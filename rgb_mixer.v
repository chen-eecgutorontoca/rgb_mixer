==> flow/design.v <==
`default_nettype none
`timescale 1ns/1ns
module debounce (
    input wire clk,
    input wire reset,
    input wire button,
    output reg debounced
);
    reg [7:0] shift_reg; 
    always @(posedge clk) begin
        if (reset) begin
            shift_reg <= 8'b0; 
            debounced <= 1'b0; 
        end else begin
            shift_reg <= {shift_reg[6:0], button};
            if (shift_reg == 8'b11111111) begin
                debounced <= 1'b1;
            end else begin
            	debounced <= 1'b0;
            end
        end
    end
endmodule
`default_nettype none
`timescale 1ns/1ns
module encoder (
    input clk,
    input reset,
    input a,
    input b,
    output reg [7:0] value
);
   reg old_a;
   reg old_b;
   wire [3:0] EQ;
   always@(posedge clk)begin
      if(reset)begin
        old_a <= 1'b0;
        old_b <= 1'b0;
      end else begin
        old_a <= a;
        old_b <= b;
      end
   end
   assign EQ = {a, old_a, b, old_b};
   always@(posedge clk)begin
   	if(reset)begin
   	  value <= 8'b0;
   	end else begin
   	  case(EQ)
   	   1000: value <= value + 1;
   	   0111: value <= value + 1;
   	   0010: value <= value - 1;
   	   1101: value <= value - 1;
   	   default:
   	   	value <= value;
   	  endcase
   	end
   end
endmodule
`default_nettype none
`timescale 1ns/1ns
module pwm (
    input wire clk,
    input wire reset,
    output wire out,
    input wire [7:0] level
    );
    reg [7:0] cnt;
    reg out_reg;
    always@(posedge clk)begin
    	if(reset)
    	  cnt <= 8'b0;
    	else if(cnt==255)
          cnt <= 8'b0;
        else
          cnt <= cnt + 1;
   end
   always@(posedge clk)begin
   	if(reset)
   	  out_reg <= 1'b0;
        else if(cnt<level)
          out_reg <= 1'b1;
        else
          out_reg <= out_reg;
  end
  assign out = out_reg;
endmodule
`default_nettype none
`timescale 1ns/1ns
module rgb_mixer (
    input wire clk,
    input wire reset,
    input wire enc0_a,
    input wire enc0_b,
    input wire enc1_a,
    input wire enc1_b,
    input wire enc2_a,
    input wire enc2_b,
    output wire pwm0_out,
    output wire pwm1_out,
    output wire pwm2_out
);
    wire [7:0] enc [2:0];
    wire enc_a [2:0];
    wire enc_b [2:0];
    assign enc_a[0] = enc0_a;
    assign enc_b[0] = enc0_b;
    assign enc_a[1] = enc1_a;
    assign enc_b[1] = enc1_b;
    assign enc_a[2] = enc2_a;
    assign enc_b[2] = enc2_b;
    wire enc_a_db [2:0];
    wire enc_b_db [2:0];
    wire pwm_out [2:0];
    assign pwm0_out = pwm_out[0];
    assign pwm1_out = pwm_out[1];
    assign pwm2_out = pwm_out[2];
    generate
    	genvar i;
    	for(i=0; i<3; i=i+1)begin
            debounce u1(.clk(clk), .reset(reset), .button(enc_a[i]), .debounced(enc_a_db[i]));
            debounce u2(.clk(clk), .reset(reset), .button(enc_b[i]), .debounced(enc_b_db[i]));
            encoder u3(.clk(clk), .reset(reset), .a(enc_a_db[i]), .b(enc_b_db[i]), .value(enc[i]));
            pwm u4(.clk(clk), .reset(reset), .out(pwm_out[i]), .level(enc[i]));
        end
   endgenerate
endmodule
# Reports on rgb_mixer
# The steps from the RTL of rgb_mixer to its reports follow in flow order.
# Line numbers count from 1 in the design file above.
# Operators: Yosys type, input widths -> output width; for muxes data width and select width s.
# Library cell names are shortened.
inputs:
  top: "rgb_mixer"
  clk_port: "clk"
  cell_library: "sky130hd"
  pvt_corner: "tt_025C_1v80"

# Word level
# Counts by Yosys on the flattened word-level netlist (proc, flatten, opt, wreduce). Print and check cells are left out. Cells with the same type and inputs are merged into one.
word_totals:
  regBits: 111
  inputBits: 8
  output_inout_bits: 3
op_classes:
  addsub: 6
  cmp: 3
  eq_ne: 12
  muxes: 6
  reduce_and_logical: 3
op_table:
  columns: ["cell", "n"]
  rows:
  - ["$eq 8x8->1 const B", 9]
  - ["$add 8x1->8 const B", 3]
  - ["$sub 8x1->8 const B", 3]
  - ["$lt 8x8->1", 3]
  - ["$eq 4x4->1 const B", 3]
  - ["$reduce_or 2->1", 3]
  - ["$mux 1", 6]

# Logic depth
# Yosys ltp: most cells in a row. Word level: on the elaborated netlist, between registers, memories and ports. Mapped: between sequential cells and ports; inverters and the memories' decode and read muxes count.
depth:
  word_depth: 2
  abc_area: 0
  mapped_depth: 6
  mapped_depth_nobuf: 6

# Mapped cells and area
# Yosys stat after the flow's synthesis: flattened, memories mapped to cells. It holds for the ABC_AREA given above (unset counts as 0); a run with the other value may have another netlist.
# Totals and module areas in this step are rounded.
types:
  columns: ["type", "n"]
  rows:
  - ["dfxtp_1", 111]
  - ["ha_1", 27]
  - ["nor2b_1", 54]
  - ["xnor2_1", 23]
  - ["nor2_1", 52]
  - ["inv_1", 29]
  - ["nand3_1", 20]
  - ["and4_1", 10]
  - ["nand2_1", 21]
  - ["xor2_1", 9]
  - ["a21oi_1", 13]
  - ["a21o_1", 6]
  - ["clkbuf_1", 10]
  - ["or3_1", 6]
  - ["nand4_1", 5]
  - ["a41o_1", 3]
  - ["o21ai_1", 6]
  - ["nand4bb_4", 1]
# Other cell types: 19; their cells: 36.
synth_totals:
  cell_count: 442
  synth_area_um2: 4330
  seq_area_um2: 2220
  ff_cells: 111
  buffers: 12
# By module: a second synthesis without flattening, with its own total; a netlist apart from the flattened one above.
unflattened:
  cells_unflattened: 453
  hier_area_um2: 4510
# Each row is one instance without its submodules.
modules:
  columns: ["module", "n_inst", "cells", "area_um2"]
  rows:
  - ["pwm", 3, 63, 536]
  - ["debounce", 6, 20, 265]
  - ["encoder", 3, 48, 438]
  - ["rgb_mixer", 1, 0, 0.0]

# Path before layout
# OpenSTA on the mapped netlist: ideal clock, no wires. The path of least setup slack (recovery checks aside). Input and output delay are each 20% of the period. Register names are those of the netlist, which keeps one name where synthesis merged equal registers.
synth_path:
  kind: "register -> register"
  startpoint: "register genblk1[1].u3.value[1]"
  endpoint: "register genblk1[1].u4.out_reg"
  clock_period_ns: 1.89
  setup_ns: 0.074
  t_first_pin_ns: 0.000
  t_arrival_ns: 1.263
  path_slack_ns: 0.553
  delay_ns: 1.337
  driving_pins: 6
  path_buffers: 0
  period_less_setup_slack_ns: 1.337
# "delay_ns" = arrival - input delay + setup time.
# "driving_pins": output pins that drive a net of the path, with the launching flip-flop's if there is one; two outputs of one cell count as two.
# "period_less_setup_slack_ns" is the clock period less the worst setup slack; recovery checks do not enter. This is arithmetic on one report: input and output delays are still those of the set period (20% each).
# The rows between start and end are the longest chain of elaborated cells between them; the timing report does not say that the signal goes this way. Where chains are equally long, one stands for them.
# A line is the first line of the expression or statement that the cell stems from. Yosys adds cells for indexed reads and writes and turns some case tables into memories.
# At most two assigning lines are given for a register; there are more.
synth_via:
  path_cell_list: "dfxtp_1 -> inv_1 -> ha_1 -> a2111oi_0 -> o21ai_1 -> a31oi_1"
  elab_chain_len: 1
  cells_between: 1
synth_rtl:
  columns: ["item", "line", "rtl"]
  rows:
  - ["start: declaration", 31, "output reg [7:0] value"]
  - ["start: assignment", 51, "1000: value <= value + 1;"]
  - ["start: assignment", 52, "0111: value <= value + 1;"]
  - ["$lt 8x8->1", 82, "else if(cnt<level)"]
  - ["end: assignment", 81, "out_reg <= 1'b0;"]
  - ["end: assignment", 85, "out_reg <= out_reg;"]
  - ["end: declaration", 70, "reg out_reg;"]

# Worst path after layout
# From the final timing report of entry A: the path of least setup slack in the routed layout; clock arrival at registers is part of the times.
layout_path:
  kind: "register -> register"
  startpoint: "register genblk1[1].u3.value[2]"
  endpoint: "register genblk1[1].u3.value[7]"
  clock_period_ns: 1.19
  setup_ns: 0.10
  t_first_pin_ns: 0.35
  t_arrival_ns: 1.62
  path_slack_ns: -0.19
  driving_pins: 5
  path_buffers: 0
# The rows between start and end are the longest chain of elaborated cells between them; the timing report does not say that the signal goes this way. Where chains are equally long, one stands for them.
# At most two assigning lines are given for a register; there are more.
layout_via:
  path_cell_list: "dfxtp_2 -> or4_4 -> nor4_4 -> xnor2_1 -> nor2_2"
  elab_chain_len: 1
  cells_between: 1
layout_rtl:
  columns: ["item", "line", "rtl"]
  rows:
  - ["start: declaration", 31, "output reg [7:0] value"]
  - ["start: assignment", 51, "1000: value <= value + 1;"]
  - ["start: assignment", 52, "0111: value <= value + 1;"]
  - ["$sub 8x1->8", 53, "0010: value <= value - 1;"]
  - ["end: assignment", 52, null]
  - ["end: assignment", 53, null]
  - ["end: declaration", 31, null]

# Design rgb_mixer on sky130hd. What follows are 2 stored runs of the flow, each under its own settings; their order means nothing. The constraints put input and output delay at 20% of the set period each and load the outputs with 0.01 pF.
# "period_reached_ns": clock period set for the run, less the worst setup slack. It is reckoned from that one timing run; input and output delays stay at 20% of the period that was set.
# By "worst_path_allowed_less_slack_ns" is meant the share of the clock period that the worst setup path is allowed (20% is reserved at inputs, 20% at outputs), minus its slack. Clock arrival times at its registers enter into it.
# "power.total_w" is the tool's figure for a default switching activity; nothing was simulated.
# The results are shown rounded.
runs:
  - name: "entry A"
    settings:
      period_ns: 1.19
      CORE_UTILIZATION: 23
      PLACE_DENSITY_LB_ADDON: 0.1
      CORE_ASPECT_RATIO: 1.22
      CELL_PAD_IN_SITES_DETAIL_PLACEMENT: 0
      TNS_END_PERCENT: 65
      GPL_ROUTABILITY_DRIVEN: 0
      CTS_CLUSTER_SIZE: 83
      CAP_MARGIN: 30
      MAX_ROUTING_LAYER: "met4"
      CORE_MARGIN: 2
      SLEW_MARGIN: 20
    results:
      post_synth_area_um2: 4330
      period_reached_ns: 1.377
      fin_util_frac: 0.319
      timing.setup.ws_ns: -0.187
      worst_path_allowed_less_slack_ns: 1.38
      worstPathKind: "register -> register"
      finalCellArea_um2: 5910
      design_die_area_um2: 19900
      power.total_w: 0.00731
      setup_tns_ns: -1.02
      timing.hold.ws_ns: 0.158
  - name: "entry B"
    settings:
      period_ns: 1.37
      CORE_UTILIZATION: 31
      CAP_MARGIN: 20
      CORE_MARGIN: 2
      SLEW_MARGIN: 20
    results:
      post_synth_area_um2: 4330
      period_reached_ns: 1.350
      fin_util_frac: 0.384
      timing.setup.ws_ns: 0.020
      worst_path_allowed_less_slack_ns: 1.35
      worstPathKind: "register -> register"
      finalCellArea_um2: 5290
      design_die_area_um2: 14900
      power.total_w: 0.00618
      setup_tns_ns: 0.000
      timing.hold.ws_ns: 0.400
